==> flow/design.v <==
`timescale 1ns / 1ps
module AudioOut(
	input clk,
	input start,
	input[7:0] mem_data_upper,
	input[4:0] mem_data_lower,
	output reg[23:0] addr,
	output data,
	output NC,
	output gain,
	output stop,
	output reg audio_req,
	input data_ready,
	output reg done,
	input[1:0] speed,
	input stopPlaying,
	input[23:0] stopPosition
    );
	assign NC = 0;
	assign gain = 1;  
	assign stop = start;  
	reg [7:0] data_saved_upper;
	reg [4:0] data_saved_lower;
	reg[15:0] counter;
	initial addr = 24'h10000;
	always @ (*) begin
		audio_req = 0;
		if(counter == 0 && stop) begin
			audio_req = 1;
		end
	end
	wire[12:0] dataCompare;
	wire[12:0] countLimit;
	assign countLimit = (speed != 0) ? speed == 1 ? 13'd4096 : 13'd2048 : 13'd8191;
	assign dataCompare = (speed != 0) ? speed == 1 ? {data_saved_upper, data_saved_lower[4:1]} : {data_saved_upper, data_saved_lower[4:2]} : {data_saved_upper, data_saved_lower};
	assign data = dataCompare > counter;
	always @ (posedge clk) begin
		counter <= counter + 1'b1;
		if(data_ready) begin
			data_saved_upper <= mem_data_upper;
			data_saved_lower <= mem_data_lower;
		end
		if(done == 1 && start) begin
			done <= 0;
			addr <= 24'h10000;
			counter <= 0;
		end
		if(stopPlaying) begin
			addr<= 24'h10000;
			counter <= 0;
		end
		else if(counter == countLimit) begin
			counter <= 0;
			addr <= addr + 1'b1;
			if(addr == stopPosition) begin
				addr <= 24'h10000;
				done <= 1;
			end
		end
	end
endmodule
`timescale 1ns / 1ps
module ButtonDebouncer(input clk, input button, output reg debounced
    );
		reg[16:0] counter;
	reg[16:0] sampled;
	reg buttonPressed;
	always @ (posedge clk) begin
		debounced <= 0;
		counter <= counter + 1'b1;
		if(button)
			sampled <= sampled + 1'b1;
		if(counter == 100000) begin
			counter <= 0;
			sampled <= 0;
			if(sampled >= 50000 && buttonPressed == 0) begin
				debounced <= 1;
				buttonPressed <= 1;
			end
			else if(sampled < 50000 && buttonPressed == 1) begin
				debounced <= 0;
				buttonPressed <= 0;
			end
		end
	end
endmodule
`timescale 1ns / 1ps
module IOController(
	input clk, 
	input[15:0] data_mem_audio,
	output reg[23:0] addr_audio_to_mem,
	output audio_data,
	output NC,
	output gain,
	output stop,
	output reg audio_we,
	output reg [15:0] audio_data_to_mem,
	output reg audio_req,
	input audio_data_ready,
	input[2:0] button,
	output reg[13:0] addr_IO_to_mem,
	output reg IO_we,
	output reg[15:0] IO_data_to_mem,
	input[15:0] data_mem_IO,
	input mic_sdata,					 
	output mic_cs_n,					 
	output mic_sclk					 
    );
	wire[2:0] button_d;
	ButtonDebouncer _ButtonDebouncer0(.clk(clk), .button(button[0]), .debounced(button_d[0]));
	ButtonDebouncer _ButtonDebouncer1(.clk(clk), .button(button[1]), .debounced(button_d[1]));
	ButtonDebouncer _ButtonDebouncer2(.clk(clk), .button(button[2]), .debounced(button_d[2]));
	reg speaker_start = 0;
	reg mic_start = 0;
	reg[1:0] speed = 1;
	wire audio_done;
	wire mic_done;
	wire[23:0] addr_speaker_to_mem;
	wire[23:0] addr_mic_to_mem;
	wire[15:0] mic_to_mem_data;
	wire speaker_req;
	wire mic_mem_req;
	reg stopPlaying;
	reg[23:0] stopPosition = 23'h100000;
	AudioOut _AudioOut(.clk(clk),
							 .mem_data_upper(data_mem_audio[7:0]),
							 .mem_data_lower(data_mem_audio[15:11]),
							 .addr(addr_speaker_to_mem),
							 .data(audio_data),
							 .NC(NC),
							 .gain(gain),
							 .stop(stop),
							 .start(speaker_start),
							 .audio_req(speaker_req),
							 .data_ready(audio_data_ready),
							 .done(audio_done),
							 .speed(speed),
							 .stopPlaying(stopPlaying),
							 .stopPosition(stopPosition)
							 );
	MicModule_3 _mic (
    .sys_clk(clk), 
    .sdata(mic_sdata), 
    .cs_n(mic_cs_n), 
    .sclk(mic_sclk), 
    .mic_to_mem_data(mic_to_mem_data), 
    .mic_to_mem_addr(addr_mic_to_mem), 
    .mic_to_mem_we(mic_to_mem_we), 
    .mic_to_mem_req(mic_to_mem_req), 
    .start_sample(mic_start), 
	 .done_recording(mic_done)
    );						 
	reg[3:0] state = 0;
	reg[6:0] waitingCount = 0;
	parameter IDLE = 0;
	parameter BUTTONUP = 1;
	parameter BUTTONDOWN = 2;
	parameter BUTTONSELECT = 3;
	parameter FETCHSELECT = 6;
	parameter DECODESELECT = 4;
	parameter PLAYAUDIO = 5;
	parameter STARTRECORD = 7;
	parameter STOPPLAY = 8;
	parameter STOPRECORD = 9;
	parameter WAITSTOP = 10;
	always@(*)begin
		IO_we = 0;
		addr_IO_to_mem = 0;
		IO_data_to_mem = 0;
		speaker_start = 0;
		mic_start = 0;
		addr_audio_to_mem = 0;
		audio_req = 0;
		audio_data_to_mem = 16'd0;
		audio_we = 1'b0;
		stopPlaying = 0;
		case(state)
			BUTTONUP: begin
				IO_we = 1;
				addr_IO_to_mem = 24'h3FFC;  
				IO_data_to_mem = 4;
			end
			BUTTONDOWN: begin
				IO_we = 1;
				addr_IO_to_mem = 24'h3FFC;
				IO_data_to_mem = 1;
			end
			BUTTONSELECT: begin
				IO_we = 1;
				addr_IO_to_mem = 24'h3FFC;
				IO_data_to_mem = 5;
			end
			FETCHSELECT: begin
					addr_IO_to_mem = 24'h3FFF;  
			end
			DECODESELECT: begin
			end
			PLAYAUDIO: begin
				speaker_start = 1;  
				addr_audio_to_mem = addr_speaker_to_mem;
				audio_req = speaker_req;
			end
			STARTRECORD: begin
				mic_start = 1;
				addr_audio_to_mem = addr_mic_to_mem;
				audio_req = mic_to_mem_req;
				audio_we = mic_to_mem_we;
				audio_data_to_mem = mic_to_mem_data;
			end	
			STOPPLAY: begin
				stopPlaying = 1;  
				IO_we = 1;
				addr_IO_to_mem = 24'h3FFE;
				IO_data_to_mem = 0;
			end
			STOPRECORD: begin
				stopPlaying = 1;
				IO_we = 1;
				addr_IO_to_mem = 24'h3FFE;
				IO_data_to_mem = 0;
			end
			WAITSTOP: begin
				stopPlaying = 1;
			end
		endcase
	end
	always@(posedge clk) begin
		if(state == IDLE) begin
			if(button_d[0] == 1) begin
				state <= BUTTONUP;
			end
			else if(button_d[1] == 1) begin
				state <= BUTTONDOWN;
			end
			else if(button_d[2] == 1) begin
				state <= BUTTONSELECT;
			end
		end
		else if(state == BUTTONUP) begin
			state <= IDLE;
		end
		else if(state == BUTTONDOWN) begin
			state <= IDLE;
		end
		else if(state == BUTTONSELECT) begin
			state <= FETCHSELECT;
		end
		else if(state == FETCHSELECT) begin
			waitingCount <= waitingCount + 1'b1;
			if(waitingCount == 127) begin
				state <= DECODESELECT;
			end
		end
		else if(state == DECODESELECT) begin
			if(data_mem_IO == 1) begin
				speed <= 1;
				state <= PLAYAUDIO;
			end
			else if(data_mem_IO == 2) begin
				speed <= 0;
				state <= PLAYAUDIO;
			end
			else if(data_mem_IO == 3) begin
				speed <= 2;
				state <= PLAYAUDIO;
			end
			else if(data_mem_IO == 4) begin
				state <= STARTRECORD;
			end
			else begin
				state <= IDLE;
			end
		end
		else if(state == PLAYAUDIO) begin
			if(button_d[2] == 1) begin
				state <= STOPPLAY;	
			end
			if(audio_done) begin
				state <= STOPPLAY;  
			end
		end
		else if(state == STARTRECORD) begin
			if(addr_mic_to_mem != 0) begin
				stopPosition <= addr_mic_to_mem;
			end
			if(button_d[2] == 1) begin
				state <= STOPRECORD;	
			end
			if(mic_done) begin
				state <= STOPRECORD; 
			end
		end
		else if(state == STOPRECORD) begin
			state <= WAITSTOP;
		end
		else if(state == STOPPLAY) begin
			state <= WAITSTOP;
		end
		else if(state == WAITSTOP) begin
			state <= IDLE;
		end
	end
endmodule
`timescale 1ns / 1ps
module MicModule_3(
	input sys_clk,
	input sdata,					 
	output reg cs_n, 				 
	output reg sclk,				 
	output reg [15:0] mic_to_mem_data,  
	output reg [23:0] mic_to_mem_addr,
	output reg mic_to_mem_we,
	output reg mic_to_mem_req,
	input start_sample,			 
	output reg done_recording
   );
	parameter idle = 0;
	parameter first_cycle = 1;
	parameter receive_data = 2;
	parameter quiet_time = 3;
	parameter ST_WRITE_DATA = 4;
	parameter sample_rate_delay = 5;
	reg [3:0] state = 0;
	parameter AUDIO_START_ADDR = 24'h10000;
    parameter AUDIO_END_ADDR = 24'h160000;
	reg [15:0] sample_rate_counter = 0; 	 
	reg [2:0] sclk_div = 0;	 
	reg [3:0] sdata_ct = 0;
	reg [2:0] quiet_ct = 0;
	reg [23:0] next_addr = 0;
	initial cs_n = 1;			 
	initial sclk = 1;			 
	initial mic_to_mem_data = 0;
	initial done_recording = 0;
	always@(*) begin
		mic_to_mem_we = 0;
		mic_to_mem_req = 0;
		mic_to_mem_addr = 0;
		if(ST_WRITE_DATA) begin
			mic_to_mem_we = 1;
			mic_to_mem_req = 1;
			mic_to_mem_addr = next_addr;
		end
	end
	always@(posedge sys_clk)
	begin
		if(state != idle)
		begin
			sample_rate_counter <= sample_rate_counter + 1'b1;
		end
		if(state == idle)
		begin
			next_addr <= AUDIO_START_ADDR;
			done_recording <= 0;
			if(start_sample) 
			begin
				state <= first_cycle;
			end
		end
		if(state == first_cycle)  
		begin
			mic_to_mem_data <= 0;
			cs_n <= 0;
			state <= receive_data;
		end
		if(state == receive_data)  
		begin
			sclk_div <= sclk_div + 1'b1;
			if(sclk_div == 5)
			begin
				sclk_div <= 0;
			end
			if(sclk_div == 0)
			begin
				sclk <= 0;
			end
			if(sclk_div == 3)
			begin
				sclk <= 1;
				sdata_ct <= sdata_ct + 1'b1;
				if(sdata_ct < 15)  
				begin
					mic_to_mem_data <= { mic_to_mem_data[14:0], sdata };
				end
				if(sdata_ct == 15)
				begin
					sdata_ct <= 0;
					state <= quiet_time;
				end
			end
		end  
		if(state == quiet_time)
		begin
			sclk <= 1;
			cs_n <= 1;
			quiet_ct <= quiet_ct + 1'b1;
			if(quiet_ct == 4)
			begin
				quiet_ct <= 0;
				state <= ST_WRITE_DATA;
			end
		end
		if(state == ST_WRITE_DATA) begin
			state <= sample_rate_delay;
			next_addr <= next_addr + 1'b1;
			if(next_addr == AUDIO_END_ADDR) begin
				next_addr <= AUDIO_START_ADDR;
				done_recording <= 1;
				state <= idle;
			end
		end
		if(state == sample_rate_delay)
		begin
			if(sample_rate_counter == 4096)  
			begin
				sample_rate_counter <= 0;
				if(start_sample)
					state <= first_cycle;
				else 
					state <= idle;
			end
		end
	end
endmodule
From RTL to reports: IOController --
What the tools print for IOController, step after step. Line numbers count from 1 in the design file above. Not given: -
Inputs: design top IOController, clock clk, library sky130hd, timing corner tt_025C_1v80

Word level --
Counts by Yosys on the flattened word-level netlist (proc, flatten, opt, wreduce; memories kept). Register bits leave out memories and registers merged into their read ports (data or address). Print and check cells are left out. Cells with the same type and inputs are merged into one.
Cells by class: add/subtract/negate cells 14, magnitude comparators 8, equality and inequality tests 36, mux-type cells 80, bitwise operators 10, reduce/logical cells 38
Operators by type and width (count):
- 24-bit two-way mux | 6
- 16-bit two-way mux | 8
- 4-bit two-way mux | 30
- 17-bit by 1-bit adder with 17-bit output (second input constant) | 6
- 17-bit by 16-bit >= comparator with 1-bit output (second input constant) | 3
- 17-bit by 16-bit < comparator with 1-bit output (second input constant) | 3
- 17-bit equality test (second input constant) | 3
- 24-bit by 1-bit adder with 24-bit output (second input constant) | 2
- 24-bit case mux with 2-bit select | 1
- 14-bit case mux with 3-bit select | 1
- 13-bit two-way mux | 3
- 16-bit by 1-bit adder with 16-bit output (second input constant) | 2
- 16-bit by 2-bit equality test with 1-bit output (second input constant) | 2
- 24-bit by 21-bit equality test with 1-bit output (second input constant) | 1
- 24-bit equality test | 1
- 24-bit nonzero test | 1
- 4-bit by 3-bit equality test with 1-bit output (second input constant) | 6
- 1-bit two-way mux | 22
- 13-bit by 16-bit greater-than comparator with 1-bit output | 1
- 16-bit by 1-bit equality test with 1-bit output (second input constant) | 1
- 16-bit by 13-bit equality test with 1-bit output | 1
- 16-bit by 13-bit equality test with 1-bit output (second input constant) | 1
- 16-bit by 3-bit equality test with 1-bit output (second input constant) | 1
- 16-bit logical NOT | 1
- 4-bit by 2-bit equality test with 1-bit output (second input constant) | 4
- 4-bit equality test (second input constant) | 4
- 3-bit two-way mux | 5
- 2-bit nonzero test | 7
Not listed: further kinds 31, cells in them 59.
Bit counts: bits in registers 272, input port bits 38, output and inout port bits 79, word-level cells 218

Depth --
Yosys ltp: most cells in a row. Word level: on the elaborated netlist, between registers, memories and ports. Mapped: between sequential cells and ports; inverters and the memories' decode and read muxes count.
Depth: depth in word-level cells 13, ABC_AREA 0, depth in mapped cells 11, gate-level depth less buffers 10

Synthesis result --
The flow's flattened synthesis, as Yosys stat reports it; memories are mapped. The netlist is that of the ABC_AREA named above (0 if unset); the other value can give another one.
Cell types:
- sky130_fd_sc_hd__dfxtp_1 | count 185, area in all 3.7E+03 um2
- sky130_fd_sc_hd__edfxtp_1 | count 87, area in all 2.61E+03 um2
- sky130_fd_sc_hd__xnor2_1 | count 96, area in all 840.806 um2
- sky130_fd_sc_hd__nor2_1 | count 198, area in all 743.213 um2
- sky130_fd_sc_hd__xor2_1 | count 74, area in all 648.122 um2
- sky130_fd_sc_hd__ha_1 | count 40, area in all 500.48 um2
- sky130_fd_sc_hd__nand2_1 | count 120, area in all 450.432 um2
- sky130_fd_sc_hd__mux2i_1 | count 40, area in all 400.384 um2
- sky130_fd_sc_hd__nand3_1 | count 72, area in all 360.346 um2
- sky130_fd_sc_hd__o21ai_0 | count 64, area in all 320.307 um2
- sky130_fd_sc_hd__nand4_1 | count 48, area in all 300.288 um2
- sky130_fd_sc_hd__and3_1 | count 36, area in all 225.216 um2
- sky130_fd_sc_hd__inv_1 | count 55, area in all 206.448 um2
- sky130_fd_sc_hd__buf_4 | count 27, area in all 202.694 um2
- sky130_fd_sc_hd__clkbuf_1 | count 41, area in all 153.898 um2
- sky130_fd_sc_hd__a21oi_1 | count 30, area in all 150.144 um2
- sky130_fd_sc_hd__nor3_1 | count 28, area in all 140.134 um2
- sky130_fd_sc_hd__or3_1 | count 21, area in all 131.376 um2
Other cell types: 47; their cells: 193.
Synthesis totals: mapped cells 1455, chip area (Yosys) 0.0135718 mm2, sequential part of the area 0.0063161 mm2, flip-flops 272, buffer cells 82
The figures by module come from a second, unflattened synthesis with its own total; it is not the netlist above.
Unflattened totals: cell total of the unflattened synthesis 1457, area total of the unflattened synthesis 0.0137582 mm2
Each row is one instance without its submodules.
By module:
- ButtonDebouncer | instances 3, cells 173, area 0.0015965 mm2, sequential area 0.0007307 mm2
- MicModule_3 | instances 1, cells 354, area 0.0034508 mm2, sequential area 0.0018017 mm2
- AudioOut | instances 1, cells 390, area 0.0033019 mm2, sequential area 0.0012112 mm2
- IOController | instances 1, cells 194, area 0.0022159 mm2, sequential area 0.0011111 mm2

Path before layout --
OpenSTA on the mapped netlist: ideal clock, no wires. The path of least setup slack (recovery checks aside). Input and output delay are each 20% of the period. Register names are those of the netlist, which keeps one name where synthesis merged equal registers.
Path post-synthesis: path type flip-flop to output port, from reg speed[0], to out audio_data, clock period 5.1 ns, output delay 1.020 ns, time at the first pin 0.000 ns, data arrival time 2.377 ns, data required time 4.080 ns, path slack 1.703 ns, delay of the path 2.377 ns, driving pins on the path 12, path buffers 2, period reached after synthesis 3.397 ns
"delay of the path" = arrival - input delay + setup time. A path that ends at an output port has no setup time. "driving pins on the path" counts driving pins, that of a launching flip-flop among them; a cell with two outputs on the path counts twice. "period reached after synthesis" = period - worst setup slack (recovery checks aside). The figure is calculated, with input and output delays left at 20% of the set period. The rows between start and end are the longest chain of elaborated cells between them; the timing report does not say that the signal goes this way. Where chains are equally long, one stands for them. Each line given opens the expression or statement behind the cell; cells for indexed reads and writes are added by Yosys, which also makes memories of some case tables. At most two assigning lines are given for a register; there are more.
On the way, post-synthesis: path through sky130_fd_sc_hd__edfxtp_1 -> sky130_fd_sc_hd__buf_2 -> sky130_fd_sc_hd__buf_1 -> sky130_fd_sc_hd__mux2i_1 -> sky130_fd_sc_hd__o21ai_0 -> sky130_fd_sc_hd__ha_1 -> sky130_fd_sc_hd__nor2b_1 -> sky130_fd_sc_hd__o21a_1 -> sky130_fd_sc_hd__o21ai_0 -> sky130_fd_sc_hd__a21oi_1 -> sky130_fd_sc_hd__a2111oi_0 -> sky130_fd_sc_hd__nor2_1, cells in the longest elaborated chain 4, elaborated cells between the ends (all ways) 5, those cells by class compare: 1; eq/ne: 1; mux: 2; reduce/logical: 1
Ends and longest elaborated chain, post-synthesis:
- from (decl) | RTL line 115 | reg[1:0] speed = 1;
- from (assign) | RTL line 256 | speed <= 1;
- from (assign) | RTL line 260 | speed <= 0;
- 2-bit by 1-bit equality test with 1-bit output | RTL line 35 | assign dataCompare = (speed != 0) ? speed == 1 ? {data_saved_upper, data_saved_lower[4:1]} : {data_saved_upper ...
- 12-bit two-way mux | RTL line 35
- 13-bit two-way mux | RTL line 35
- 13-bit by 16-bit greater-than comparator with 1-bit output | RTL line 36 | assign data = dataCompare > counter;
- to (decl) | RTL line 92 | output audio_data,

Worst path after layout --
Path of least setup slack in the final report of entry A (OpenROAD, finished layout, wires in). Where an end is a register, its clock arrival counts in the times.
Path post-layout: path type flip-flop to output port, from reg speed[1], to out audio_data, clock period 4.03 ns, output delay 0.81 ns, time at the first pin 0.54 ns, data arrival time 2.84 ns, data required time 3.22 ns, path slack 0.38 ns, driving pins on the path 11, path buffers 2
The rows between start and end are the longest chain of elaborated cells between them; the timing report does not say that the signal goes this way. Where chains are equally long, one stands for them. At most two assigning lines are given for a register; there are more.
On the way, post-layout: path through sky130_fd_sc_hd__edfxtp_1 -> sky130_fd_sc_hd__buf_2 -> sky130_fd_sc_hd__nand2_1 -> sky130_fd_sc_hd__o21ai_0 -> sky130_fd_sc_hd__ha_1 -> sky130_fd_sc_hd__a21o_1 -> sky130_fd_sc_hd__a21oi_1 -> sky130_fd_sc_hd__o21ai_0 -> sky130_fd_sc_hd__a2111oi_1 -> sky130_fd_sc_hd__nor2_1 -> sky130_fd_sc_hd__dlymetal6s2s_1, cells in the longest elaborated chain 4, elaborated cells between the ends (all ways) 5, those cells by class compare: 1; eq/ne: 1; mux: 2; reduce/logical: 1
Ends and longest elaborated chain, post-layout:
- from (decl) | RTL line 115 | reg[1:0] speed = 1;
- from (assign) | RTL line 256 | speed <= 1;
- from (assign) | RTL line 260 | speed <= 0;
- 2-bit by 1-bit equality test with 1-bit output | RTL line 35 | assign dataCompare = (speed != 0) ? speed == 1 ? {data_saved_upper, data_saved_lower[4:1]} : {data_saved_upper ...
- 12-bit two-way mux | RTL line 35
- 13-bit two-way mux | RTL line 35
- 13-bit by 16-bit greater-than comparator with 1-bit output | RTL line 36 | assign data = dataCompare > counter;
- to (decl) | RTL line 92 | output audio_data,

# Flow runs of IOController

Flow measurements of IOController on sky130hd: 2 stored runs with different settings, listed in no order. Input and output delays are each 20% of the period that was set; the output load is 0.01 pF.
By "worst setup path time" is meant the share of the clock period that the worst setup path is allowed (20% is reserved at inputs, 20% at outputs), minus its slack. Clock arrival times at its registers enter into it.
"power consumption" is the tool's figure for a default switching activity; nothing was simulated.

[entry A] flow files
==> flow/run.sh <==
#!/bin/bash
# the make line also repeats the synthesis and layout settings of config.mk as NAME=value (left out here)
make -C /OpenROAD-flow-scripts/flow DESIGN_CONFIG=/design/flow/config.mk WORK_HOME=/design/flow/orfs CLKGATE_MAP_FILE= finish
==> flow/config.mk <==
export PLATFORM = sky130hd
export DESIGN_NAME = IOController
export DESIGN_NICKNAME = IOController
export VERILOG_FILES = /design/flow/design.v
export SDC_FILE = /design/flow/constraint.sdc
export NUM_CORES = 4
export LEC_CHECK = 0
export CAP_MARGIN = 20
export CORE_MARGIN = 2
export CORE_UTILIZATION = 40
export SLEW_MARGIN = 20
==> flow/constraint.sdc <==
create_clock -name core_clock -period 4.03 [get_ports {clk}]
set_input_delay 0.8060 -clock core_clock [delete_from_list [all_inputs] [get_ports {clk}]]
set_output_delay 0.8060 -clock core_clock [all_outputs]
set_load 0.01 [all_outputs]

[entry A] result: utilization after routing 0.472; standard-cell area after layout 0.0158002 mm2; area of the synthesized netlist 0.0135718 mm2; worst setup path time 2.84 ns; critical path type flip-flop to output port; die area 0.0354192 mm2; summed negative setup slack 0.000 ns; power consumption 0.007397 W; worst setup slack after layout 0.382 ns

[entry B] flow files
==> flow/run.sh <==
#!/bin/bash
# the make line also repeats the synthesis and layout settings of config.mk as NAME=value (left out here)
make -C /OpenROAD-flow-scripts/flow DESIGN_CONFIG=/design/flow/config.mk WORK_HOME=/design/flow/orfs CLKGATE_MAP_FILE= finish
==> flow/config.mk <==
export PLATFORM = sky130hd
export DESIGN_NAME = IOController
export DESIGN_NICKNAME = IOController
export VERILOG_FILES = /design/flow/design.v
export SDC_FILE = /design/flow/constraint.sdc
export NUM_CORES = 4
export LEC_CHECK = 0
export ABC_AREA = 0
export CAP_MARGIN = 15
export CELL_PAD_IN_SITES_DETAIL_PLACEMENT = 0
export CORE_ASPECT_RATIO = 0.61
export CORE_MARGIN = 10
export CORE_UTILIZATION = 55
export CTS_CLUSTER_SIZE = 17
export GPL_ROUTABILITY_DRIVEN = 0
export PLACE_DENSITY_LB_ADDON = 0.28
export SETUP_SLACK_MARGIN = 0.13
export SLEW_MARGIN = 20
==> flow/constraint.sdc <==
create_clock -name core_clock -period 2.31 [get_ports {clk}]
set_input_delay 0.4620 -clock core_clock [delete_from_list [all_inputs] [get_ports {clk}]]
set_output_delay 0.4620 -clock core_clock [all_outputs]
set_load 0.01 [all_outputs]

[entry B] result: utilization after routing 0.774; standard-cell area after layout 0.0185841 mm2; area of the synthesized netlist 0.0135718 mm2; worst setup path time 2.70 ns; critical path type flip-flop to output port; die area 0.0315512 mm2; summed negative setup slack -19.811 ns; power consumption 0.016568 W; worst setup slack after layout -0.855 ns
