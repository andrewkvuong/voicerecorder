==> flow/design.v <==
`timescale 1ns / 1ps
module Core(
	input clk,
	input core_hold,
	output reg[23:0] addr,  
	input [15:0] read_data,  
	output reg[15:0] write_data,
	output reg write_enable,  
	output reg req,
	input sw
    );
	reg		   reg_write_enable;
	reg  [3:0] reg_read_index_1;
	reg  [3:0] reg_read_index_2;
	reg  [3:0] reg_write_index;
	reg [23:0] reg_write_data;
	wire [23:0] reg_read_data_1;
	wire [23:0] reg_read_data_2;
	RegFile _RegFile(.clk(clk),
						  .write_enable(reg_write_enable),
						  .read_index_1(reg_read_index_1),
						  .read_index_2(reg_read_index_2),
						  .write_index(reg_write_index),
						  .write_data(reg_write_data),
						  .read_data_1(reg_read_data_1),
						  .read_data_2(reg_read_data_2));
	parameter ADD = 5'b00000;
	parameter SUB = 5'b00001;
	parameter CMP = 5'b00010;
	parameter AND = 5'b00011;
	parameter OR = 5'b00100;
	parameter XOR = 5'b00101;
	parameter MOV = 5'b00110;
	parameter BLT = 5'b00111;
	parameter BLTE = 5'b01000;
	parameter LOAD = 5'b01001;
	parameter STORE = 5'b01010;
	parameter JR = 5'b01011;
	parameter BE = 5'b01100;
	parameter BNE = 5'b01101;
	parameter SHIFTLI = 5'b01110;
	parameter SHIFTRI = 5'b01111;
	parameter INC = 5'b11111;
	parameter ADDI = 5'b10000;
	parameter SUBI = 5'b10001;
	parameter CMPI = 5'b10010;
	parameter ANDI = 5'b10011;
	parameter ORI = 5'b10100;
	parameter XORI = 5'b10101;
	parameter MOVI = 5'b10110;
	parameter LOADI = 5'b10111;
	parameter STOREI = 5'b11000;
	parameter JA = 5'b11001;
	parameter BEI = 5'b11010;
	parameter BNEI = 5'b11011;
	parameter BLTI = 5'b11100;
	parameter BLTEI = 5'b11101;
	parameter JS = 5'b11110;	
	parameter FETCH = 0;
	parameter FETCH2 = 1;
	parameter FETCH3 = 2;
	parameter FETCH4 = 3;
	parameter OPERATION = 4;
	parameter BRANCH = 5;
	parameter LOADSTATE = 6;
	parameter STORESTATE = 7;
	parameter I_OPERATION = 8;
	parameter I_BRANCH = 9;
	parameter I_LOAD = 10;
	parameter I_STORE = 11;
	parameter LOADSTATE2 = 12;
	parameter I_LOAD2 = 13;
	parameter STORESTATE2 = 14;
	reg[4:0] state = FETCH;
	reg[23:0] PC = 23'h8000;
	reg neg_flag = 0;
	reg zero_flag = 0;
	reg[4:0] OPCODE = 0;  
	reg[22:0] immd = 0;
	always @ (*) begin
		addr = 0;
		req = 1'b0;
		write_enable = 0;
		reg_write_data = 0;
		write_data = 0;
		reg_write_enable = 0;
		if(!core_hold)
			if(state == FETCH) begin
				req = 1'b1;
				addr = {2'd0, PC};
			end
			else if(state == FETCH2) begin
			end
			else if(state == FETCH3) begin
				req = 1'b1;
				addr = {2'd0, PC};
			end
			else if(state == FETCH4) begin
			end
			else if(state == OPERATION) begin
				reg_write_enable = 1'b1;
				case(OPCODE)
					ADD: begin
							reg_write_data = reg_read_data_1 + reg_read_data_2;
					end
					SUB: begin
							reg_write_data = reg_read_data_1 - reg_read_data_2;
					end
					CMP: begin
							reg_write_data = reg_read_data_1 - reg_read_data_2;
					end
					AND: begin
							reg_write_data = reg_read_data_1 & reg_read_data_2;
					end
					OR: begin
							reg_write_data = reg_read_data_1 | reg_read_data_2;
					end
					XOR: begin
							reg_write_data = reg_read_data_1 ^ reg_read_data_2;
					end
					MOV: begin
							reg_write_data = reg_read_data_2;
					end
					SHIFTLI: begin
							reg_write_data = reg_read_data_1 << reg_read_index_2;
					end
					SHIFTRI: begin
							reg_write_data = reg_read_data_1 >> reg_read_index_2;
					end
					INC: begin
							reg_write_data = reg_read_data_1 + 1'b1;
					end
				endcase
				if(OPCODE == CMP) begin
					reg_write_enable = 1'b0;
				end
			end
			else if(state == I_BRANCH) begin
				if(OPCODE == JS) begin
						reg_write_data = PC;  
						reg_write_enable = 1;
				end
			end
			else if(state == LOADSTATE) begin
				req = 1'b1;
				addr = {2'b00, reg_read_data_2};  
			end
			else if(state == LOADSTATE2) begin
				reg_write_data = read_data;  
				reg_write_enable = 1;
			end
			else if(state == I_LOAD) begin
				req = 1'b1;
				addr = {3'b000, immd};
			end
			else if(state == I_LOAD2) begin
				reg_write_data = read_data;
				reg_write_enable = 1;
			end
			else if(state == STORESTATE) begin
				req = 1'b1;
				write_enable = 1;
				addr = {2'b00, reg_read_data_2};
				write_data = reg_read_data_1[15:0];
			end 
			else if(state == STORESTATE2) begin
			end
			else if(state == I_STORE) begin
				req = 1'b1;
				addr = {3'b00, immd};
				write_data = reg_read_data_1[15:0];
				write_enable = 1;
			end
			else if(state == I_OPERATION) begin
				reg_write_enable = 1'b1;
				case(OPCODE)
					ADDI: begin
							reg_write_data = reg_read_data_1 + immd;
					end
					SUBI:begin
							reg_write_data = reg_read_data_1 - immd;
					end
					CMPI: begin
							reg_write_data = reg_read_data_1 - immd;
					end
					ANDI: begin
							reg_write_data = reg_read_data_1 & immd;
					end
					ORI: begin
							reg_write_data = reg_read_data_1 | immd;
					end
					XORI: begin
							reg_write_data = reg_read_data_1 ^ immd;
					end
					MOVI: begin
							reg_write_data = immd;
					end
				endcase
				if(OPCODE == CMPI) begin
					reg_write_enable = 1'b0;
				end
			end
	end
	always @ (posedge clk) begin
		if(!core_hold)
			if(state == FETCH && sw) begin
				state <= FETCH2;
				PC <= PC + 1'b1;
			end
			else if(state == FETCH2) begin
					OPCODE = read_data[15:11];
					reg_read_index_1 <= read_data[10:7];
					reg_read_index_2 <= read_data[6:3];
					reg_write_index <= read_data[10:7];
					immd[22:16] <= read_data[6:0];
					if(OPCODE == INC || OPCODE <= MOV || OPCODE == SHIFTLI || OPCODE == SHIFTRI) begin
						state <= OPERATION;
					end
					else if(OPCODE[4] == 1'b1) begin  
						state <= FETCH3;
					end
					else if(OPCODE == LOAD) begin
						state <= LOADSTATE;
					end
					else if(OPCODE == STORE) begin
						state <= STORESTATE;
					end
					else begin
						state <= BRANCH;
					end
			end
			else if(state == OPERATION || state == I_OPERATION) begin
				if(reg_write_data == 0) begin
					zero_flag <= 1; 
				end
				else begin
					zero_flag <= 0;
				end
				if(reg_write_data[23] == 1'b1) begin
					neg_flag <= 1;
				end
				else begin
					neg_flag <= 0;
				end
				state <= FETCH;
			end
			else if(state == BRANCH) begin
				case(OPCODE)
					BLT: begin
						if(neg_flag) 
							PC <= reg_read_data_1;
					end
					BLTE: begin
						if(neg_flag || zero_flag) 
							PC <= reg_read_data_1;
					end
					JR: begin
						PC <= reg_read_data_1;
					end
					BE: begin
						if(zero_flag)
							PC <= reg_read_data_1;
					end
					BNE: begin
						if(!zero_flag) 
							PC <= reg_read_data_1;
					end
				endcase
				state <= FETCH;
			end 
			else if(state == I_BRANCH) begin
				case(OPCODE)
					BLTI: begin
						if(neg_flag) 
							PC <= immd;
					end
					BLTEI: begin
						if(neg_flag || zero_flag) 
							PC <= immd;
					end
					JA: begin
						PC <= immd;
					end
					JS: begin
						PC <= immd;
					end
					BEI: begin
						if(zero_flag)
							PC <= immd;
					end
					BNEI: begin
						if(!zero_flag) 
							PC <= immd;
					end
				endcase
				state <= FETCH;
			end
			else if(state == STORESTATE) begin
				state <= STORESTATE2;
			end
			else if(state == STORESTATE2) begin
				state <= FETCH;
			end
			else if(state == I_STORE) begin
				state <= FETCH;
			end
			else if(state == LOADSTATE) begin
				state <= LOADSTATE2;
			end
			else if(state == LOADSTATE2) begin
				state <= FETCH;
			end
			else if(state == I_LOAD) begin
				state <= I_LOAD2;
			end
			else if(state == I_LOAD2) begin
				state <= FETCH;
			end
			else if(state == FETCH3) begin
				state <= FETCH4;
				PC <= PC + 1'b1;
			end
			else if(state == FETCH4) begin
				immd[15:0] <= read_data;
				if(OPCODE <= MOVI) 
					state <= I_OPERATION;
				else if(OPCODE == LOADI)
					state <= I_LOAD;
				else if(OPCODE == STOREI)
					state <= I_STORE;
				else begin
					if(OPCODE == JS) 
						reg_write_index <= 4'd3;
					state <= I_BRANCH; 
				end
			end
	end
endmodule
`timescale 1ns / 1ps
module RegFile(
	input 		  clk,
	input 		  write_enable,
	input   [3:0] read_index_1,
	input   [3:0] read_index_2,
	input   [3:0] write_index,
	input  [23:0] write_data,
	output reg [23:0] read_data_1,
	output reg [23:0] read_data_2
    );
	reg [23:0] sp = 0;
	reg [23:0] fp = 0;
	reg [23:0] ra = 0;
	reg [23:0] a0 = 0;
	reg [23:0] a1 = 0;
	reg [23:0] m0 = 0;
	reg [23:0] m1 = 0;
	reg [23:0] rv = 0;
	reg [23:0] v0 = 0;
	reg [23:0] v1 = 0;
	reg [23:0] p0 = 0;
	reg [23:0] p1 = 0;
	reg [23:0] p2 = 0;
	reg [23:0] p3 = 0;
	reg [23:0] p4 = 0;
	always@(*) 
	begin
		case(read_index_1)
			0: read_data_1 = 0;
			1: read_data_1 = sp;
			2: read_data_1 = fp;
			3: read_data_1 = ra;
			4: read_data_1 = a0;
			5: read_data_1 = a1;
			6: read_data_1 = m0;
			7: read_data_1 = m1;
			8: read_data_1 = rv;
			9: read_data_1 = v0;
			10: read_data_1 = v1;
			11: read_data_1 = p0;
			12: read_data_1 = p1;
			13: read_data_1 = p2;
			14: read_data_1 = p3;
			15: read_data_1 = p4;
		endcase
	end
	always@(*) 
	begin
		case(read_index_2)
			0: read_data_2 = 0;
			1: read_data_2 = sp;
			2: read_data_2 = fp;
			3: read_data_2 = ra;
			4: read_data_2 = a0;
			5: read_data_2 = a1;
			6: read_data_2 = m0;
			7: read_data_2 = m1;
			8: read_data_2 = rv;
			9: read_data_2 = v0;
			10: read_data_2 = v1;
			11: read_data_2 = p0;
			12: read_data_2 = p1;
			13: read_data_2 = p2;
			14: read_data_2 = p3;
			15: read_data_2 = p4;
		endcase
	end
	always@(posedge clk)begin
		if(write_enable) begin
			case(write_index)
				1: sp <= write_data;
				2: fp <= write_data;
				3: ra <= write_data;
				4: a0 <= write_data;
				5: a1 <= write_data;
				6: m0 <= write_data;
				7: m1 <= write_data;
				8: rv <= write_data;
				9: v0 <= write_data;
				10: v1 <= write_data;
				11: p0 <= write_data;
				12: p1 <= write_data;
				13: p2 <= write_data;
				14: p3 <= write_data;
				15: p4 <= write_data;
		endcase
	end
	end
endmodule
### Reports on Core

The steps from the RTL of Core to its reports follow in flow order.
Lines are those of the file above, counted from 1.
Library cell names are shortened.
The mark -- stands for no value.

| inputs | value |
|---|---|
| top | Core |
| clock | clk |
| cell library | sky130hd |
| corner | tt_025C_1v80 |

### Word-level counts

Yosys after proc, flatten, opt, wreduce and memory -nomap, before mapping. Memory bits, and registers merged into a memory's read port (data or address), are not among the register bits. Print and check cells are not counted. Equal cells are merged and count once.

| word-level totals | value |
|---|---|
| flip-flop bits (word level) | 431 |
| cells after elaboration | 372 |

| operators by class | value |
|---|---|
| add/sub/neg operators | 6 |
| order comparisons | 2 |
| equality and inequality tests | 126 |
| shift-type cells | 2 |
| muxes and demuxes | 152 |
| bitwise operators | 20 |
| reduce/logical cells | 39 |

Operators with widths:

| cell | count |
|---|---|
| two-way mux 24 bit | 49 |
| parallel mux 24 bit (select 16 bit) | 2 |
| parallel mux 24 bit (select 5 bit) | 2 |
| two-way mux 16 bit | 14 |
| parallel mux 24 bit (select 9 bit) | 1 |
| parallel mux 24 bit (select 6 bit) | 1 |
| equality test 4 bit (second input constant) | 24 |
| equality test 5 x 4 -> 1 bit (second input constant) | 17 |
| equality test 5 bit (second input constant) | 17 |
| two-way mux 4 bit | 17 |
| two-way mux 5 bit | 13 |
| adder 24 x 1 -> 24 bit (second input constant) | 2 |
| equality test 4 x 3 -> 1 bit (second input constant) | 12 |
| two-way mux 23 bit | 2 |
| inequality test 4 bit (second input constant) | 11 |
| two-way mux 1 bit | 44 |
| equality test 5 x 3 -> 1 bit (second input constant) | 8 |
| inequality test 2 bit (second input constant) | 16 |
| AND reduction 2 bit | 16 |
| adder 24 x 23 -> 24 bit | 1 |
| subtractor 24 x 23 -> 24 bit | 1 |
| bitwise AND 24 x 23 -> 24 bit | 1 |
| bitwise OR 24 x 23 -> 24 bit | 1 |
| XOR 24 x 23 -> 24 bit | 1 |
| adder 24 bit | 1 |
| subtractor 24 bit | 1 |
| bitwise AND 24 bit | 1 |
| bitwise OR 24 bit | 1 |

Other operator kinds: 29; their cells: 70.

### Depth

Yosys ltp: most cells in a row. Word level: on the elaborated netlist, between registers, memories and ports. Mapped: between sequential cells and ports; inverters and the memories' decode and read muxes count.

| logic depth | value |
|---|---|
| word-level depth | 21 |
| ABC_AREA | 0 |
| mapped depth | 30 |
| mapped depth without buffers | 25 |

### Netlist

Yosys stat after the flow's synthesis: flattened, memories mapped to cells. It holds for the ABC_AREA given above (unset counts as 0); a run with the other value may have another netlist.

Cell types:

| cell type | count | area in all (um^2) |
|---|---|---|
| edfxtp_1 | 430 | 1.29E+04 |
| ha_1 | 144 | 1.8E+03 |
| mux2i_1 | 129 | 1.29E+03 |
| a21oi_1 | 217 | 1.09E+03 |
| nand2_1 | 235 | 882.096 |
| nor2_1 | 230 | 863.328 |
| o21ai_0 | 159 | 795.763 |
| a22oi_1 | 89 | 668.141 |
| a221oi_1 | 69 | 604.33 |
| clkbuf_1 | 144 | 540.518 |
| mux4_2 | 24 | 540.518 |
| xnor2_1 | 60 | 525.504 |
| nand3_1 | 97 | 485.466 |
| nand3b_1 | 62 | 465.446 |
| o22ai_1 | 68 | 425.408 |
| nor3_1 | 80 | 400.384 |
| inv_1 | 104 | 390.374 |
| a22o_1 | 40 | 350.336 |

Other cell types: 78; their cells: 887.

| mapped netlist | value |
|---|---|
| cell count | 3268 |
| mapped area | 32058.2 um^2 |
| mapped flip-flops | 430 |
| buffers | 254 |

By module: a second synthesis without flattening, with its own total; a netlist apart from the flattened one above.

| second synthesis, totals | value |
|---|---|
| cell total of the unflattened synthesis | 2982 |
| area total of the unflattened synthesis | 30798.3 um^2 |

Rows give one instance, submodules left out.

By module:

| module | times used | cells | area (um^2) |
|---|---|---|---|
| RegFile | 1 | 1159 | 16846.2 |
| Core | 1 | 1823 | 13952.1 |

### Timing after synthesis

OpenSTA on the mapped netlist: ideal clock, no wires. The path of least setup slack (recovery checks aside). Input and output delay are each 20% of the period. Register names are those of the netlist, which keeps one name where synthesis merged equal registers.

| timing path post-synthesis | value |
|---|---|
| kind | register to register |
| from | register reg_read_index_2[3] |
| to | register zero_flag |
| clock period | 7.93 ns |
| data arrival time | 5.661 ns |
| required time | 7.638 ns |
| slack | 1.977 ns |
| path delay | 5.953 ns |
| stages | 29 |
| buffers on the path | 3 |
| synthesis period reached | 5.953 ns |

"path delay" = arrival - input delay + setup time.
"stages": output pins that drive a net of the path, with the launching flip-flop's if there is one; two outputs of one cell count as two.
"synthesis period reached" is the clock period less the worst setup slack; recovery checks do not enter. This is arithmetic on one report: input and output delays are still those of the set period (20% each).
Between the ends stands the longest chain of elaborated cells between them, by number of cells; it is not shown to be the way that was timed. Of several equally long chains one is given.
Each line given opens the expression or statement behind the cell; cells for indexed reads and writes are added by Yosys, which also makes memories of some case tables.

| between the ends, post-synthesis | value |
|---|---|
| cells stage by stage | edfxtp_1 buf_2 and2_1 clkbuf_1 a22oi_1 a211oi_1 or4_1 clkbuf_1 inv_1 ha_1 nand2_1 nor4_1 and2_1 a21oi_1 xnor2_1 nor2_1 ha_1 o21a_1 o21ai_0 a221o_1 and2_1 a41oi_1 xor2_1 a221oi_1 a211oi_1 nor4_1 and4_1 nand2_1 nor3_2 |
| length of the longest elaborated chain | 12 |
| elaborated cells between the ends (all ways) | 33 |
| classes of those cells | add/sub: 2; eq/ne: 15; shift: 2; mux: 9; logic: 3; reduce/logical: 2 |

RTL lines, path post-synthesis:

| item | line | source |
|---|---|---|
| start, declared | 14 | `reg [3:0] reg_read_index_2;` |
| start, assigned | 213 | `reg_read_index_2 <= read_data[6:3];` |
| equality test 4 bit | 388 | `case(read_index_2)` |
| parallel mux 24 bit (select 16 bit) | 388 |  |
| subtractor 24 bit | 110 | `reg_write_data = reg_read_data_1 - reg_read_data_2;` |
| parallel mux 24 bit (select 9 bit) | 102 | `case(OPCODE)` |
| two-way mux 24 bit | 100 | `else if(state == OPERATION) begin` |
| two-way mux 24 bit | 98 | `else if(state == FETCH4) begin` |
| two-way mux 24 bit | 94 | `else if(state == FETCH3) begin` |
| two-way mux 24 bit | 92 | `else if(state == FETCH2) begin` |
| two-way mux 24 bit | 88 | `if(state == FETCH) begin` |
| two-way mux 24 bit | 87 | `if(!core_hold)` |
| zero test 24 bit | 233 | `if(reg_write_data == 0) begin` |
| two-way mux 1 bit | 233 |  |
| end, assigned | 234 | `zero_flag <= 1;` |
| end, assigned | 237 | `zero_flag <= 0;` |
| end, declared | 77 | `reg zero_flag = 0;` |

Nets of the timed path that keep an RTL name, with a line that drives or declares them; the list need not be complete.

Named nets, post-synthesis:

| signal | line |
|---|---|
| _RegFile.write_data[17] | 87 |

### Path in the finished layout

Path of least setup slack in the final report of record 1 (OpenROAD, finished layout, wires in). Where an end is a register, its clock arrival counts in the times.

| timing path post-layout | value |
|---|---|
| kind | register to register |
| from | register reg_read_index_2[2] |
| to | register zero_flag |
| clock period | 12.8 ns |
| data arrival time | 8.78 ns |
| required time | 13.27 ns |
| slack | 4.49 ns |
| stages | 25 |
| buffers on the path | 2 |

Between the ends stands the longest chain of elaborated cells between them, by number of cells; it is not shown to be the way that was timed. Of several equally long chains one is given.

| between the ends, post-layout | value |
|---|---|
| cells stage by stage | edfxtp_1 buf_12 buf_4 nor2b_4 a32oi_1 a211oi_1 or4_1 inv_1 ha_1 nand2_1 nor4_1 or3_1 a21oi_1 ha_1 a21oi_1 nor2_1 nor4_1 a21oi_1 xor2_1 a221o_1 o311a_1 nor4_1 and4_1 nand2_1 nor3_2 |
| length of the longest elaborated chain | 12 |
| elaborated cells between the ends (all ways) | 33 |
| classes of those cells | add/sub: 2; eq/ne: 15; shift: 2; mux: 9; logic: 3; reduce/logical: 2 |

RTL lines, path post-layout:

| item | line | source |
|---|---|---|
| start, declared | 14 | `reg [3:0] reg_read_index_2;` |
| start, assigned | 213 | `reg_read_index_2 <= read_data[6:3];` |
| equality test 4 bit | 388 | `case(read_index_2)` |
| parallel mux 24 bit (select 16 bit) | 388 |  |
| subtractor 24 bit | 110 | `reg_write_data = reg_read_data_1 - reg_read_data_2;` |
| parallel mux 24 bit (select 9 bit) | 102 | `case(OPCODE)` |
| two-way mux 24 bit | 100 | `else if(state == OPERATION) begin` |
| two-way mux 24 bit | 98 | `else if(state == FETCH4) begin` |
| two-way mux 24 bit | 94 | `else if(state == FETCH3) begin` |
| two-way mux 24 bit | 92 | `else if(state == FETCH2) begin` |
| two-way mux 24 bit | 88 | `if(state == FETCH) begin` |
| two-way mux 24 bit | 87 | `if(!core_hold)` |
| zero test 24 bit | 233 | `if(reg_write_data == 0) begin` |
| two-way mux 1 bit | 233 |  |
| end, assigned | 234 | `zero_flag <= 1;` |
| end, assigned | 237 | `zero_flag <= 0;` |
| end, declared | 77 | `reg zero_flag = 0;` |

Nets of the timed path that keep an RTL name, with a line that drives or declares them; the list need not be complete.

Named nets, post-layout:

| signal | line |
|---|---|
| _RegFile.write_data[13] | 87 |

Memo
Re: implementation data of Core

Design Core on sky130hd. What follows are 2 stored runs of the flow, each under its own settings; their order means nothing. The constraints put input and output delay at 20% of the set period each and load the outputs with 0.01 pF.
"time of the worst setup path" is the time allowed to the run's worst setup path (the clock period less input and output delay, where it has them) less its slack. Clock arrival times count: a late capture clock shortens it, a late launch clock lengthens it.
"overall power" is the tool's figure for a default switching activity; nothing was simulated.

## Record 1

==> flow/run.sh <==
#!/bin/bash
# the make line also repeats the synthesis and layout settings of config.mk as NAME=value (left out here)
make -C /OpenROAD-flow-scripts/flow DESIGN_CONFIG=/design/flow/config.mk WORK_HOME=/design/flow/orfs CLKGATE_MAP_FILE= finish
==> flow/config.mk <==
export PLATFORM = sky130hd
export DESIGN_NAME = Core
export DESIGN_NICKNAME = Core
export VERILOG_FILES = /design/flow/design.v
export SDC_FILE = /design/flow/constraint.sdc
export NUM_CORES = 4
export LEC_CHECK = 0
export ABC_AREA = 0
export CAP_MARGIN = 20
export CELL_PAD_IN_SITES_GLOBAL_PLACEMENT = 3
export CORE_MARGIN = 2
export CORE_UTILIZATION = 40
export CTS_CLUSTER_DIAMETER = 50
export GPL_TIMING_DRIVEN = 1
export MAX_ROUTING_LAYER = met4
export SETUP_SLACK_MARGIN = 0.74
export SLEW_MARGIN = 35
export TNS_END_PERCENT = 40
==> flow/constraint.sdc <==
create_clock -name core_clock -period 12.8 [get_ports {clk}]
set_input_delay 2.5600 -clock core_clock [delete_from_list [all_inputs] [get_ports {clk}]]
set_output_delay 2.5600 -clock core_clock [all_outputs]
set_load 0.01 [all_outputs]

| result of record 1 | value |
|---|---|
| synthesis area | 32058.2 um^2 |
| full die area | 82426.4 um^2 |
| utilization of the finished layout | 46.4 % |
| setup slack of the worst path | 4.491 ns |
| total negative slack on setup checks | 0.000 ns |
| lowest hold slack | 0.714 ns |
| overall power | 4.281 mW |
| time of the worst setup path | 8.31 ns |
| critical path type | register to register |

## Record 2

==> flow/run.sh <==
#!/bin/bash
# the make line also repeats the synthesis and layout settings of config.mk as NAME=value (left out here)
make -C /OpenROAD-flow-scripts/flow DESIGN_CONFIG=/design/flow/config.mk WORK_HOME=/design/flow/orfs CLKGATE_MAP_FILE= finish
==> flow/config.mk <==
export PLATFORM = sky130hd
export DESIGN_NAME = Core
export DESIGN_NICKNAME = Core
export VERILOG_FILES = /design/flow/design.v
export SDC_FILE = /design/flow/constraint.sdc
export NUM_CORES = 4
export LEC_CHECK = 0
export CAP_MARGIN = 25
export CELL_PAD_IN_SITES_GLOBAL_PLACEMENT = 0
export CORE_ASPECT_RATIO = 1.81
export CORE_MARGIN = 2
export CORE_UTILIZATION = 59
export CTS_CLUSTER_DIAMETER = 95
export SETUP_SLACK_MARGIN = -0.27
export SLEW_MARGIN = 20
==> flow/constraint.sdc <==
create_clock -name core_clock -period 12.9 [get_ports {clk}]
set_input_delay 2.5800 -clock core_clock [delete_from_list [all_inputs] [get_ports {clk}]]
set_output_delay 2.5800 -clock core_clock [all_outputs]
set_load 0.01 [all_outputs]

Record 2: stopped before the end: routing reported GRT-0116
