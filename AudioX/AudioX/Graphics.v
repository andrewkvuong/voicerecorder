==> flow/design.v <==
`timescale 1ns / 1ps
module Graphics(
	input clk,
	input [15:0] data_mem_to_vga,
	output [13 : 0] addr_vga_to_mem,
	output hsync,
	output vsync, 
	output [7:0] color
   );
	wire req;
	wire[8:0] RGBRow;
	wire[9:0] RGBCol;
	wire[7:0] nextRGB2;
	rgbGen rgbGenerator(req, clk, RGBRow, RGBCol, nextRGB2, data_mem_to_vga, addr_vga_to_mem);
	VGATest vgaSignal(clk, nextRGB2, color, hsync, vsync, RGBRow, RGBCol, req);
endmodule
`timescale 1ns / 1ps
module VGATest(
	input clk,
	input[7:0] nextRGB2,
	output reg[7:0] rgb,
	output reg hsync,
	output reg vsync,
	output[8:0] RGBRow,
	output[9:0] RGBCol,
	output req
    );
	reg[1:0] pixelCounter;
	reg[9:0] colCounter;  
	reg[9:0] rowCounter;  
	wire[9:0] nextRowCounter;
	wire[1:0] nextPixelCounter;
	wire[9:0] nextColCounter;
	wire rowEnd;
	wire colEnd;
	wire pixelEnd;
	wire nextHSync;
	wire nextVSync;
	wire[7:0] nextRGB;
	wire visible;
	assign RGBRow = rowCounter[8:0] - 8'd34;
	assign RGBCol = colCounter - 9'd47;
	assign nextPixelCounter = pixelCounter + 1'b1;
	assign pixelEnd = pixelCounter == 3;
	assign nextColCounter = !pixelEnd ? colCounter : !colEnd ? colCounter + 1'b1 : 1'b0;   
	assign colEnd = pixelEnd && colCounter == 799; 
	assign nextRowCounter = !colEnd ? rowCounter : !rowEnd ? rowCounter + 1'b1 : 1'b0;   
	assign rowEnd = colEnd && rowCounter == 524; 
	assign visible = nextRowCounter > 32 && nextRowCounter < (525-12) && nextColCounter > 47 && nextColCounter < (800-112);
	assign req = RGBRow < 480 && RGBCol < 640 && pixelEnd ?
						1'b1 : 1'b0;
	assign nextRGB = visible ? 
					 nextRGB2 : 1'b0;
	assign nextHSync = nextColCounter > (799-96) ? 1'b0 : 1'b1;
	assign nextVSync = nextRowCounter > (524-2) ? 1'b0 : 1'b1;
	initial begin
		pixelCounter = 0;
		colCounter = 0;
		rowCounter = 0;
		rgb = 0;
		hsync = 1;
		vsync = 1;
	end
	always@(posedge clk) begin
		pixelCounter <= nextPixelCounter;
		colCounter <= nextColCounter;
		rowCounter <= nextRowCounter;
		hsync <= nextHSync;
		vsync <= nextVSync;
		if(pixelEnd)
			rgb <= nextRGB;
	end
endmodule
`timescale 1ns / 1ps
module rgbGen(
	input req,
	input clk,
	input[8:0] row,
	input[9:0] col,
	output reg[7:0] rgb,
	input[15:0] dataOut,
	output reg[13:0] addr
    );
	reg[1:0] state;
	reg[7:0] textColor;
	always @ (*) begin
			addr <= 0;
		if(state == 0) begin
			addr <= {1'b0, row[8:3], col[9:3]};
		end
		if(state == 1) begin
			addr <= {4'd0, dataOut[7:0], row[2:1]} + 14'h2000;
		end
	end
	always@(posedge clk) begin
		if(req) begin
				state <= 0;
		end
		if(state < 3)
			state <= state + 1'b1;
		if(state == 2) begin
			if(dataOut[{~row[0], col[2:0]}])
				rgb = textColor;
			else
				rgb = 0;
		end
		if(state == 1) begin
			textColor = dataOut[15:8];
		end
	end
endmodule
==> From RTL to reports: Graphics <==
What the tools print for Graphics, step after step.
Lines are those of the file above, counted from 1.
{ "inputs": {"design": "Graphics", "clock_port": "clk", "lib": "sky130hd", "pvt_corner": "tt_025C_1v80"} }

==> Word-level counts <==
Yosys after proc, flatten, opt, wreduce and memory -nomap, before mapping. Memory bits, and registers merged into a memory's read port (data or address), are not among the register bits. Print and check cells are not counted. Equal cells are merged and count once.
{ "bits": {"regBits": 50, "input_bits": 17} }
{ "classes": {"addsub": 7, "compare": 9, "equal": 5, "shifts": 1, "mux": 11, "logic": 1, "reduce_and_logical": 9} }
{ "ops": {"columns": ["op", "n"], "rows": [
  ["10-bit two-way mux", 4],
  ["10-bit less-than comparator (second input constant)", 3],
  ["10-bit by 1-bit adder with 10-bit output (second input constant)", 2],
  ["10-bit greater-than comparator (second input constant)", 2],
  ["10-bit == test (second input constant)", 2],
  ["10-bit by 6-bit greater-than comparator with 1-bit output (second input constant)", 2],
  ["16-bit by 4-bit indexed select with 1-bit output", 1],
  ["10-bit by 14-bit adder with 14-bit output (second input constant)", 1],
  ["14-bit two-way mux", 1],
  ["13-bit two-way mux", 1],
  ["10-bit by 6-bit subtractor with 10-bit output (second input constant)", 1],
  ["9-bit by 6-bit subtractor with 9-bit output (second input constant)", 1],
  ["9-bit less-than comparator (second input constant)", 1],
  ["1-bit logical AND", 7],
  ["2-bit by 1-bit adder with 2-bit output (second input constant)", 2],
  ["2-bit == test (second input constant)", 2],
  ["2-bit two-way mux", 2],
  ["1-bit two-way mux", 3],
  ["2-bit by 1-bit == test with 1-bit output (second input constant)", 1],
  ["2-bit less-than comparator (second input constant)", 1],
  ["2-bit logical NOT", 1],
  ["2-bit nonzero test", 1],
  ["1-bit inverter", 1]
]} }

==> Logic depth <==
Longest topological path by Yosys (ltp), each cell counted once; first at word level (registers and memories cut), then after technology mapping (sequential cells cut; the memories' decode and read muxes count).
{ "depth": {"depth_word": 9, "ABC_AREA": 0, "ltp_mapped": 10, "mapped_depth_nobuf": 9} }

==> Mapped cells and area <==
The flow's flattened synthesis, as Yosys stat reports it; memories are mapped. The netlist is that of the ABC_AREA named above (0 if unset); the other value can give another one.
Totals and module areas in this step are rounded.
{ "types": {"columns": ["cell", "n", "type_area_um2"], "rows": [
  ["sky130_fd_sc_hd__edfxtp_1", 26, 780.749],
  ["sky130_fd_sc_hd__dfxtp_1", 24, 480.461],
  ["sky130_fd_sc_hd__ha_1", 10, 125.12],
  ["sky130_fd_sc_hd__xnor2_1", 13, 113.859],
  ["sky130_fd_sc_hd__mux4_2", 4, 90.086],
  ["sky130_fd_sc_hd__nand2_1", 21, 78.826],
  ["sky130_fd_sc_hd__xor2_1", 8, 70.067],
  ["sky130_fd_sc_hd__and2_1", 11, 68.816],
  ["sky130_fd_sc_hd__nor2b_1", 11, 68.816],
  ["sky130_fd_sc_hd__o21ai_0", 13, 65.062],
  ["sky130_fd_sc_hd__inv_1", 15, 56.304],
  ["sky130_fd_sc_hd__buf_2", 11, 55.053],
  ["sky130_fd_sc_hd__nand3_1", 11, 55.053],
  ["sky130_fd_sc_hd__o31ai_1", 7, 52.55],
  ["sky130_fd_sc_hd__nor2_1", 13, 48.797],
  ["sky130_fd_sc_hd__a21oi_1", 7, 35.034],
  ["sky130_fd_sc_hd__nand4_1", 4, 25.024],
  ["sky130_fd_sc_hd__nand4_2", 2, 25.024]
]} }
Other cell types: 44; their cells: 69.
{ "synth_totals": {"cell_count": 280, "area_mm2": 0.0029, "seqArea_mm2": 0.0013, "ffs": 50} }
The figures by module come from a second, unflattened synthesis with its own total; it is not the netlist above.
{ "hier_totals": {"hier_cells": 317, "area_unflattened_mm2": 0.0032} }
Rows give one instance, submodules left out.
{ "by_module": {"columns": ["mod", "instances", "cells", "area_mm2", "seq_area_mm2"], "rows": [
  ["VGATest", 1, 242, 0.0022, 0.00072],
  ["rgbGen", 1, 75, 0.00096, 0.00054],
  ["Graphics", 1, 0, 0, 0]
]} }

==> Path before layout <==
OpenSTA on the mapped netlist: ideal clock, no wires. The path of least setup slack (recovery checks aside). Input and output delay are each 20% of the period. Register names are those of the netlist, which keeps one name where synthesis merged equal registers.
{ "synth_path": {"path_kind": "register to register", "start": "register vgaSignal.pixelCounter[0]", "end": "register vgaSignal.rgb[0]", "clock_period_ns": 2.7, "setup_time_ns": 0.255, "t_first_pin_ns": 0.000, "arrival_ns": 2.314, "required_ns": 2.445, "slack_ns": 0.131, "path_delay_ns": 2.569, "driving_pins": 10, "n_path_buf": 1, "synth_period_reached_ns": 2.569} }
"path_delay_ns" = arrival - input delay + setup time.
"driving_pins" counts driving pins, that of a launching flip-flop among them; a cell with two outputs on the path counts twice.
"synth_period_reached_ns" is the clock period less the worst setup slack; recovery checks do not enter. This is arithmetic on one report: input and output delays are still those of the set period (20% each).
The rows between start and end are the longest chain of elaborated cells between them; the timing report does not say that the signal goes this way. Where chains are equally long, one stands for them.
Each line given opens the expression or statement behind the cell; cells for indexed reads and writes are added by Yosys, which also makes memories of some case tables.
{ "synth_between": {"path_cell_list": "sky130_fd_sc_hd__dfxtp_1 > sky130_fd_sc_hd__ha_1 > sky130_fd_sc_hd__buf_2 > sky130_fd_sc_hd__inv_2 > sky130_fd_sc_hd__o31ai_1 > sky130_fd_sc_hd__a211oi_1 > sky130_fd_sc_hd__or2_2 > sky130_fd_sc_hd__o311ai_1 > sky130_fd_sc_hd__a31oi_4 > sky130_fd_sc_hd__and2_1", "elab_chain_len": 9, "cone_cells": 14} }
{ "synth_lines": {"columns": ["item", "line_no", "rtl"], "rows": [
  ["start, declared", 28, "reg[1:0] pixelCounter;"],
  ["start, assigned", 65, "pixelCounter <= nextPixelCounter;"],
  ["2-bit == test", 44, "assign pixelEnd = pixelCounter == 3;"],
  ["1-bit logical AND", 46, "assign colEnd = pixelEnd && colCounter == 799;"],
  ["1-bit logical AND", 48, "assign rowEnd = colEnd && rowCounter == 524;"],
  ["10-bit two-way mux (2 in a row)", 47, "assign nextRowCounter = !colEnd ? rowCounter : !rowEnd ? rowCounter + 1'b1 : 1'b0;"],
  ["10-bit by 6-bit greater-than comparator with 1-bit output", 49, "assign visible = nextRowCounter > 32 && nextRowCounter < (525-12) && nextColCounter > 47 && nextColCounter < ( ..."],
  ["1-bit logical AND (3 in a row)", 49, null],
  ["end, assigned", 71, "rgb <= nextRGB;"],
  ["end, declared", 21, "output reg[7:0] rgb,"]
]} }

==> Path in the finished layout <==
Path of least setup slack in the final report of run 1 (OpenROAD, finished layout, wires in). Where an end is a register, its clock arrival counts in the times.
{ "layout_path": {"path_kind": "register to register", "start": "register vgaSignal.rowCounter[0]", "end": "register vgaSignal.rgb[3]", "clock_period_ns": 2.63, "setup_time_ns": 0.24, "t_first_pin_ns": 0.30, "arrival_ns": 2.75, "required_ns": 2.69, "slack_ns": -0.06, "driving_pins": 11, "n_path_buf": 1} }
The rows between start and end are the longest chain of elaborated cells between them; the timing report does not say that the signal goes this way. Where chains are equally long, one stands for them.
{ "layout_between": {"path_cell_list": "sky130_fd_sc_hd__dfxtp_4 > sky130_fd_sc_hd__inv_2 > sky130_fd_sc_hd__ha_1 > sky130_fd_sc_hd__nand4bb_1 > sky130_fd_sc_hd__buf_4 > sky130_fd_sc_hd__o21ai_0 > sky130_fd_sc_hd__mux2i_2 > sky130_fd_sc_hd__nor3_2 > sky130_fd_sc_hd__a211o_1 > sky130_fd_sc_hd__a31oi_4 > sky130_fd_sc_hd__and2_4", "elab_chain_len": 8, "cone_cells": 10} }
{ "layout_lines": {"columns": ["item", "line_no", "rtl"], "rows": [
  ["start, declared", 30, "reg[9:0] rowCounter;"],
  ["start, assigned", 67, "rowCounter <= nextRowCounter;"],
  ["10-bit == test", 48, "assign rowEnd = colEnd && rowCounter == 524;"],
  ["1-bit logical AND", 48, null],
  ["10-bit two-way mux (2 in a row)", 47, "assign nextRowCounter = !colEnd ? rowCounter : !rowEnd ? rowCounter + 1'b1 : 1'b0;"],
  ["10-bit by 6-bit greater-than comparator with 1-bit output", 49, "assign visible = nextRowCounter > 32 && nextRowCounter < (525-12) && nextColCounter > 47 && nextColCounter < ( ..."],
  ["1-bit logical AND (3 in a row)", 49, null],
  ["end, assigned", 71, "rgb <= nextRGB;"],
  ["end, declared", 21, "output reg[7:0] rgb,"]
]} }

--- measured runs ---
Graphics through Yosys and OpenROAD on sky130hd: 2 stored runs, unordered, with their settings and measured results. The constraints put input and output delay at 20% of the set period each and load the outputs with 0.01 pF.
"clock_period_reached_ns" means the clock period less the worst setup slack. The figure is calculated, with input and output delays left at 20% of the set period.
By "worst_path_time_ns" is meant the share of the clock period that the worst setup path is allowed (20% is reserved at inputs, 20% at outputs), minus its slack. Clock arrival times at its registers enter into it.
By "power.total_mw" is meant OpenSTA's value without simulated activity: inputs other than the clock are taken to toggle once in ten clock periods, and the tool carries that through the logic.
The measured numbers are rounded.
[
  {
    "run": "run 1",
    "settings": { "period_ns": 2.63, "CORE_UTILIZATION": 17, "SETUP_SLACK_MARGIN": 0.31, "PLACE_DENSITY": 0.93, "CORE_ASPECT_RATIO": 0.96, "CELL_PAD_IN_SITES_GLOBAL_PLACEMENT": 0, "TNS_END_PERCENT": 90, "GPL_TIMING_DRIVEN": 0, "CTS_CLUSTER_SIZE": 21, "CTS_CLUSTER_DIAMETER": 147, "CAP_MARGIN": 30, "CORE_MARGIN": 2, "SLEW_MARGIN": 20 },
    "results": { "finish.utilization_pct": 27, "power.total_mw": 1.5, "die_area_mm2": 0.018, "clock_period_reached_ns": 2.693, "holdWs_ns": 0.41, "synth_chip_area_mm2": 0.0029, "setup_ws_ns": -0.063, "worst_path_time_ns": 2.69, "critical_path_kind": "register to register" }
  },
  {
    "run": "run 2",
    "settings": { "period_ns": 3.62, "CORE_UTILIZATION": 22, "SETUP_SLACK_MARGIN": -0.29, "PLACE_DENSITY_LB_ADDON": 0.26, "CORE_MARGIN": 2, "CELL_PAD_IN_SITES_DETAIL_PLACEMENT": 0, "TNS_END_PERCENT": 10, "ABC_AREA": 1, "CTS_CLUSTER_SIZE": 76, "SLEW_MARGIN": 0, "CAP_MARGIN": 20 },
    "results": { "worst_path_time_ns": 2.50, "critical_path_kind": "register to output", "holdWs_ns": 0.38, "finish.utilization_pct": 28, "clock_period_reached_ns": 3.225, "synth_chip_area_mm2": 0.003, "die_area_mm2": 0.015, "power.total_mw": 1.1, "setup_ws_ns": 0.40 }
  }
]
--- end ---
